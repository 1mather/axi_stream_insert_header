==> flow/design.v <==
`timescale 1ns / 1ps
module axi_stream_insert_header#(
		parameter 					DATA_WD=32,
		parameter 					DATA_BYTE_WD=DATA_WD/8,
		parameter 					BYTE_CNT_WD=$clog2(DATA_BYTE_WD)
    )(
		input clk,
		input rst_n,
		input 						valid_in,
		input [DATA_WD-1:0] 		data_in,
		input [DATA_BYTE_WD-1:0] 	keep_in,
		input 						las_in,
		output 						ready_in,        
		output						valid_out,    	 
		output [DATA_WD-1:0] 		data_out,		 
		output [DATA_BYTE_WD-1:0] 	keep_out,		 
		output						last_out,		 
		input						ready_out,		
		input 						valid_insert,
		input [DATA_WD-1:0]			data_insert,
		input [DATA_BYTE_WD-1:0]	keep_insert,
		input [BYTE_CNT_WD:0]		byte_insert_cnt,
		output						ready_insert	 
	);
	reg						r_ready_in;	
	reg						r_ready_insert;
	reg [DATA_WD-1:0] 		r_data_out;
	reg [DATA_BYTE_WD-1:0] 	r_keep_out;
	reg						r_last_out;		
    reg 					  r_valid_out;
    reg  						las_in_delay_1;
	reg [DATA_WD-1:0]			data_in_delay_1;   
	reg [DATA_BYTE_WD-1:0]  	keep_in_delay_1;  	
	reg  						las_in_delay;
	reg [DATA_WD-1:0]			data_in_delay;    
	reg [DATA_BYTE_WD-1:0]  	keep_in_delay;   
	reg      				count;           
	reg                   compens;      
	assign valid_out 	=	r_valid_out;
	assign data_out  	=	r_data_out;
	assign keep_out  	=	r_keep_out;
	assign last_out 	=	r_last_out;
	assign ready_insert	=	r_ready_insert;
	assign ready_in 	=	r_ready_in;
		always@(posedge clk)begin
		if (!rst_n||count) 
		  begin
			r_ready_insert<='d0;
		  end
		else if(valid_insert)
		  begin
			r_ready_insert<='d1;
		  end
		else
		begin
			r_ready_insert<='d0;
	   end
	   end
		always @ (posedge clk)
	begin
		if(!rst_n||las_in) 
		  begin
			r_ready_in='d0;
		  end
		else if(valid_in)
		  begin
			r_ready_in='d1;
		  end
		else
			r_ready_in='d0;
	end	
always @(posedge clk)
begin
    if(!rst_n)
        begin
            r_valid_out<=0;
        end
     else if (valid_in&valid_insert)
         begin
            r_valid_out<=1;
         end
      else
            r_valid_out<=0;
end
	always @(posedge clk)                                                                  
	begin                                                                                          
	  if (!rst_n)                                                                         
	    begin                                                                                      
            r_data_out <=0;
			count<=0;
			r_keep_out<=0;
			r_last_out<=0;
			compens<=0;
	    end   
	  else if(r_valid_out&ready_out&~las_in&~count&~compens)		 
		begin
		          r_last_out<=0;
				case (byte_insert_cnt)
				1: r_data_out <= {data_in[23:0], data_insert[31:24]};
				2: r_data_out <= {data_in[15:0], data_insert[31:16]};
				3: r_data_out <= {data_in[7:0], data_insert[31:8]};
				4: r_data_out <= data_insert;
			endcase	
			count=~count;								 
	    end
	   else if (r_valid_out&ready_out&~las_in&~compens)			 
	     begin
			case (byte_insert_cnt)
				1: r_data_out <= {data_in[23:0], data_in_delay[31:24]};
				2: r_data_out <= {data_in[15:0], data_in_delay[31:16]};
				3: r_data_out <= {data_in[7:0], data_in_delay[31:8]};
				4: r_data_out <= data_in_delay;
			endcase	
		 end
	   else if (r_valid_out&ready_out&las_in&~compens)             
	     begin
			case (byte_insert_cnt)
				1: case (keep_in)
						4'b1111:begin
						r_data_out 		<= {data_in[23:0], data_in_delay[31:24]}; 
						compens<=1;						
						end
						4'b1110:begin
						r_data_out 		<= {data_in[23:0], data_in_delay[31:24]}; 
						count			<=0;
						r_keep_out		<=4'b1111;
						r_last_out		<=1'b1;
						end
						4'b1100:begin
						r_data_out 		<= {{8{1'b0}}, data_in[15:0],data_in_delay[31:24]}; 
						count			<=0;
						r_keep_out		<=4'b1110;
						r_last_out		<=1'b1;
						end
						4'b1000:begin
						r_data_out 		<= {{16{1'b0}}, data_in[7:0],data_in_delay[31:24]};   
						count			<=0;
						r_keep_out		<=4'b1100;
						r_last_out		<=1'b1;
						end
					endcase
				2: case (keep_in)
						4'b1111:begin
						r_data_out 		<= {data_in[15:0], data_in_delay[31:16]};  
						compens<=1;	
						end
						4'b1110:begin
						r_data_out 		<= {data_in[15:0], data_in_delay[31:16]};  
						compens<=1;	
						end
						4'b1100:begin
						r_data_out 		<= {data_in[15:0], data_in_delay[31:16]};  
						count			<=0;
						r_keep_out		<=4'b1111;
						r_last_out		<=1'b1;
						end
						4'b1000:begin
						r_data_out 		<= {{8{1'b0}}, data_in[7:0],data_in_delay[31:16]};  
						count			<=0;
						r_keep_out		<=4'b1110;
						r_last_out		<=1'b1;
						end
					endcase
				3: case (keep_in)
						4'b1111:begin
						r_data_out 		<= { data_in[7:0], data_in_delay[31:8]};  
						compens<=1;	
						end
						4'b1110:begin
						r_data_out 		<= {data_in[7:0], data_in_delay[31:8]};  
						compens<=1;	
						end
						4'b1100:begin
						r_data_out 		<= {data_in[7:0], data_in_delay[31:8]};  
						compens<=1;	
						end
						4'b1000:begin
						r_data_out 		<= {data_in[7:0], data_in_delay[31:8]};  
						count			<=0;
						r_keep_out		<=4'b1110;
						r_last_out		<=1'b1;
						end
					endcase
				4:  begin
						r_data_out 		<= data_in_delay;  
						compens<=1;	
						end
			endcase	
		 end	
	   else if (r_valid_out&ready_out&las_in_delay&compens)   
		begin	 
				count<=0;
				compens<=0;
				case (byte_insert_cnt)
					1: case (keep_in_delay)
							4'b1111:begin
							r_data_out 		<= {{24{1'b0}},data_in[31:24]};  
							r_keep_out		<=4'b1000;
							r_last_out		<=1'b1;
							end
						endcase
					2: case (keep_in_delay)
							4'b1111:begin
							r_data_out 		<= {{16{1'b0}},data_in[31:16]}; 
							r_keep_out		<=4'b1100;
							r_last_out		<=1'b1;
							end
							4'b1110:begin
							r_data_out 		<= { {24{1'b0}},data_in[23:16]};
							r_keep_out		<=4'b1000;
							r_last_out		<=1'b1;
							end
						endcase
					3: case (keep_in_delay)
							4'b1111:begin
							r_data_out 		<= {{8{1'b0}}, data_in[31:8]};
							r_keep_out		<=4'b1110;
							r_last_out		<=1'b1;
							end
							4'b1110:begin
							r_data_out 		<= { {16{1'b0}}, data_in[23:8]};
							r_keep_out		<=4'b1100;
							r_last_out		<=1'b1;
							end
							4'b1100:begin
							r_data_out 		<= {{24{1'b0}}, data_in[15:8]}; 
							r_keep_out		<=4'b1000;
							r_last_out		<=1'b1;
							end
						endcase
					4: case (keep_in_delay)
							4'b1111:begin
							r_data_out 		<= data_in;  
							r_keep_out		<=4'b1111;
							r_last_out		<=1'b1;
							end
							4'b1110:begin
							r_data_out 		<= {{8{1'b0}},data_in[23:0]};  
							r_keep_out		<=4'b1110;
							r_last_out		<=1'b1;
							end
							4'b1100:begin
							r_data_out 		<= {{16{1'b0}},data_in[15:0]};  
							r_keep_out		<=4'b1100;
							r_last_out		<=1'b1;
							end
							4'b1000:begin
							r_data_out 		<= {{24{1'b0}},data_in[7:0]};  
							r_keep_out		<=4'b1000;
							r_keep_out		<=4'b1000;
							r_last_out		<=1'b1;
							end
						endcase
				endcase	
		end	
	end
	always @(posedge clk)                                                                  
	begin                                                                                          
	  if (!rst_n)                                                                         
	    begin
	     data_in_delay_1 <=0;                                                                                      
		  data_in_delay <=0;
	    end                                                                                        
	  else                                                                                         
	    begin                                                                                      
		  data_in_delay_1	<=data_in;
		   data_in_delay    <=data_in;	  
	    end                                                                                        
	end  
	always @(posedge clk)                                                                  
	begin                                                                                          
	  if (!rst_n)                                                                         
	    begin                                                                                      
	      keep_in_delay_1 <= 0;                                                               
          keep_in_delay <= 0;                                                      
	    end                                                                                        
	  else                                                                                         
	    begin                                                                                      
	      keep_in_delay_1 <= keep_in;                                                        
           keep_in_delay <= keep_in;                                                  
	    end                                                                                        
	end 
	always @(posedge clk)                                                                  
	begin                                                                                          
	  if (!rst_n)                                                                         
	    begin                                                                                      
	      las_in_delay_1 <= 1'b0;                                                               
          las_in_delay <= 1'b0;                                                     
	    end                                                                                        
	  else                                                                                         
	    begin                                                                                      
	      las_in_delay_1 <= las_in;                                                        
          las_in_delay <=  las_in;                                               
	    end                                                                                        
	end 
endmodule
# Reports on axi_stream_insert_header
# The steps from the RTL of axi_stream_insert_header to its reports follow in flow order.
# Line numbers count from 1 in the design file above.
# Operators: Yosys type, input widths -> output width; for muxes data width and select width s.
# Cell names lack the library's common part.
# The mark n/a stands for no value.
[setup]
top_module = "axi_stream_insert_header"
clock_port = "clk"
lib = "sky130hd"
pvt_corner = "tt_025C_1v80"

# After elaboration
# Yosys after proc, flatten, opt, wreduce and memory -nomap, before mapping. Memory bits, and registers merged into a memory's read port (data or address), are not among the register bits. Print and check cells are not counted. Equal cells are merged and count once.
[word_totals]
ff_bits = 79
latchBits = 0
ramBits = 0
rom_bits = 0
clocked_rd_ports_x_width = 0
memories = 0
output_inout_bits = 40
[classes]
n_addsub = 0
mul = 0
n_div = 0
n_cmp = 0
n_eq = 41
shift = 0
muxes = 53
n_logic = 16
n_reduce_logical = 21
[ops]
columns = ["op", "n"]
rows = [
  ["$pmux 32 s4", 5],
  ["$pmux 32 s3", 2],
  ["$mux 32", 6],
  ["$pmux 32 s2", 2],
  ["$pmux 4 s3", 3],
  ["$eq 4x4->1 const B", 8],
  ["$pmux 4 s4", 2],
  ["$ne 3x3->1 const B", 10],
  ["$mux 1", 23],
  ["$ne 4x4->1 const B", 5],
  ["$ne 5x5->1 const B", 4],
  ["$ne 6x6->1 const B", 3],
  ["$pmux 4 s2", 2],
  ["$mux 4", 4],
  ["$ne 7x7->1 const B", 2],
  ["$reduce_and 12->1", 1],
  ["$reduce_and 11->1", 1],
  ["$and 1x1->1", 10],
  ["$reduce_or 3->1", 3],
  ["$reduce_and 9->1", 1],
  ["$reduce_or 2->1", 4],
  ["$reduce_bool 4->1", 2],
  ["$reduce_or 4->1", 2],
  ["$ne 8x8->1 const B", 1],
  ["$pmux 1 s4", 2],
  ["$reduce_and 7->1", 1],
  ["$not 1->1", 6],
  ["$eq 3x2->1 const B", 2],
]
# Other operator kinds: 12; their cells: 14.

# Longest topological paths
# Yosys ltp: most cells in a row. Word level: on the elaborated netlist, between registers, memories and ports. Mapped: between sequential cells and ports; inverters and the memories' decode and read muxes count.
[logic_depth]
ltp_word = 7
ABC_AREA = 0
ltp_mapped = 9

# Netlist
# Source: synth_stat.txt of the flow (Yosys; design flattened, memories mapped). It holds for the ABC_AREA given above (unset counts as 0); a run with the other value may have another netlist.
[synth_totals]
mapped_cells = 706
yosys_area_um2 = 5833.1
sequential_area_um2 = 1581.5
flip_flops = 79
n_buf = 85
[types]
columns = ["cell_type", "n", "type_area_um2"]
rows = [
  ["dfxtp_1", 79, 1.58E+03],
  ["o211ai_1", 38, 285.274],
  ["and2_1", 44, 275.264],
  ["a21oi_1", 49, 245.235],
  ["nand3_1", 42, 210.202],
  ["buf_2", 31, 155.149],
  ["a221oi_1", 16, 140.134],
  ["nand2_1", 37, 138.883],
  ["o21ai_0", 26, 130.125],
  ["clkbuf_1", 30, 112.608],
  ["mux2i_1", 11, 110.106],
  ["a22oi_1", 14, 105.101],
  ["a32oi_1", 12, 105.101],
  ["and4b_1", 10, 100.096],
  ["and4bb_2", 8, 100.096],
  ["nor2_1", 25, 93.84],
  ["buf_4", 12, 90.086],
  ["nand3b_1", 12, 90.086],
]
# Other cell types: 58; their cells: 210.

# Worst setup path after synthesis
# OpenSTA on the mapped netlist: ideal clock, no wires. The path of least setup slack (recovery checks aside). Input and output delay are each 20% of the period. Register names are those of the netlist, which keeps one name where synthesis merged equal registers.
[synth_path]
path_type = "input -> register"
startpoint = "input port las_in"
endpoint = "register r_data_out[26]"
tclk_ns = 2.0
input_delay_ns = 0.400
setup_time_ns = 0.134
arrival_time_ns = 1.815
setup_slack_ns = 0.051
delay_ns = 1.549
path_stages = 6
path_buffers = 1
period_less_setup_slack_ns = 1.949
# "delay_ns" = arrival - input delay + setup time.
# "path_stages" counts driving pins, that of a launching flip-flop among them; a cell with two outputs on the path counts twice.
# "period_less_setup_slack_ns" is the clock period less the worst setup slack; recovery checks do not enter. This is arithmetic on one report: input and output delays are still those of the set period (20% each).
# Between the ends stands the longest chain of elaborated cells between them, by number of cells; it is not shown to be the way that was timed. Of several equally long chains one is given.
# A line is the first line of the expression or statement that the cell stems from. Yosys adds cells for indexed reads and writes and turns some case tables into memories.
# At most two assigning lines are given for a register; there are more.
[synth_via]
path_cell_list = "buf_2 -> nor2_2 -> mux2_2 -> a221o_1 -> a222oi_1 -> a211oi_1"
elab_chain_cells = 6
cells_between = 19
[synth_rtl]
columns = ["element", "line", "text"]
rows = [
  ["start: declaration", 12, "input las_in,"],
  ["$not 1->1", 95, "else if(r_valid_out&ready_out&~las_in&~count&~compens)"],
  ["$and 1x1->1 x3", 95, ""],
  ["$ne 5x5->1", "n/a", ""],
  ["$reduce_and 9->1", "n/a", ""],
  ["end: assignment", 99, "1: r_data_out <= {data_in[23:0], data_insert[31:24]};"],
  ["end: assignment", 100, "2: r_data_out <= {data_in[15:0], data_insert[31:16]};"],
  ["end: declaration", 27, "reg [DATA_WD-1:0] r_data_out;"],
]

# Path in the finished layout
# Path of least setup slack in the final report of run 1 (OpenROAD, finished layout, wires in). Where an end is a register, its clock arrival counts in the times.
[layout_path]
path_type = "register -> register"
startpoint = "register count"
endpoint = "register r_data_out[28]"
tclk_ns = 1.17
setup_time_ns = 0.13
arrival_time_ns = 2.11
setup_slack_ns = -0.71
path_stages = 7
path_buffers = 1
# Between the ends stands the longest chain of elaborated cells between them, by number of cells; it is not shown to be the way that was timed. Of several equally long chains one is given.
# At most two assigning lines are given for a register; there are more.
[layout_via]
path_cell_list = "dfxtp_2 -> nor2_4 -> buf_6 -> mux2_2 -> a221o_1 -> a222oi_1 -> a211oi_1"
elab_chain_cells = 5
cells_between = 13
[layout_rtl]
columns = ["element", "line", "text"]
rows = [
  ["start: declaration", 37, "reg count;"],
  ["start: assignment", 90, "count<=0;"],
  ["start: assignment", 104, "count=~count;"],
  ["$not 1->1", 95, "else if(r_valid_out&ready_out&~las_in&~count&~compens)"],
  ["$and 1x1->1 x2", 95, ""],
  ["$ne 5x5->1", "n/a", ""],
  ["$reduce_and 9->1", "n/a", ""],
  ["end: assignment", 99, "1: r_data_out <= {data_in[23:0], data_insert[31:24]};"],
  ["end: assignment", 100, "2: r_data_out <= {data_in[15:0], data_insert[31:16]};"],
  ["end: declaration", 27, "reg [DATA_WD-1:0] r_data_out;"],
]

# Record of 2 stored runs of the RTL-to-layout flow on axi_stream_insert_header, platform sky130hd. The runs are unordered. Constraints: input delay and output delay 20% of the set period each, output load 0.01 pF.
# "achievedPeriod_ns" means the clock period less the worst setup slack. The figure is calculated, with input and output delays left at 20% of the set period.
# "worst_path_allowed_less_slack_ns": the worst setup path's part of the clock period (all of it between registers, 20% less for each end at a port) less its slack. A launch clock that arrives late makes it longer, a capture clock that arrives late makes it shorter.
# "fin_power_mw": no workload was simulated; the value follows from the tool's default switching activity.

[[run]]
name = "run 1"
[run.settings]
period_ns = 1.17
CORE_UTILIZATION = 38
SETUP_SLACK_MARGIN = 0.16
PLACE_DENSITY_LB_ADDON = 0.15
CORE_ASPECT_RATIO = 1.96
CELL_PAD_IN_SITES_GLOBAL_PLACEMENT = 1
ABC_AREA = 0
MAX_ROUTING_LAYER = "met4"
CAP_MARGIN = 20
CORE_MARGIN = 2
SLEW_MARGIN = 20
[run.results]
finalCellArea_um2 = 10709.0
worst_setup_slack_ns = -0.712
hold_worst_slack_ns = 0.280
achievedPeriod_ns = 1.882
finalUtil_pct = 71.1
worst_path_allowed_less_slack_ns = 1.88
timing.worst_path_kind = "register -> register"
fin_power_mw = 8.454
synthArea_um2 = 5833.1
dieArea_um2 = 16413.7
setupTns_ns = -23.691

[[run]]
name = "run 2"
[run.settings]
period_ns = 2.64
CORE_UTILIZATION = 45
SETUP_SLACK_MARGIN = 0.66
PLACE_DENSITY_LB_ADDON = 0.24
HOLD_SLACK_MARGIN = 0.08
CORE_ASPECT_RATIO = 1.77
CTS_CLUSTER_SIZE = 62
SLEW_MARGIN = 25
CAP_MARGIN = 20
CORE_MARGIN = 2
[run.results]
hold_worst_slack_ns = 0.473
worst_path_allowed_less_slack_ns = 2.28
timing.worst_path_kind = "register -> register"
synthArea_um2 = 5833.1
worst_setup_slack_ns = 0.357
finalCellArea_um2 = 9192.6
achievedPeriod_ns = 2.283
finalUtil_pct = 72.2
setupTns_ns = 0.000
fin_power_mw = 3.757
dieArea_um2 = 13926.2
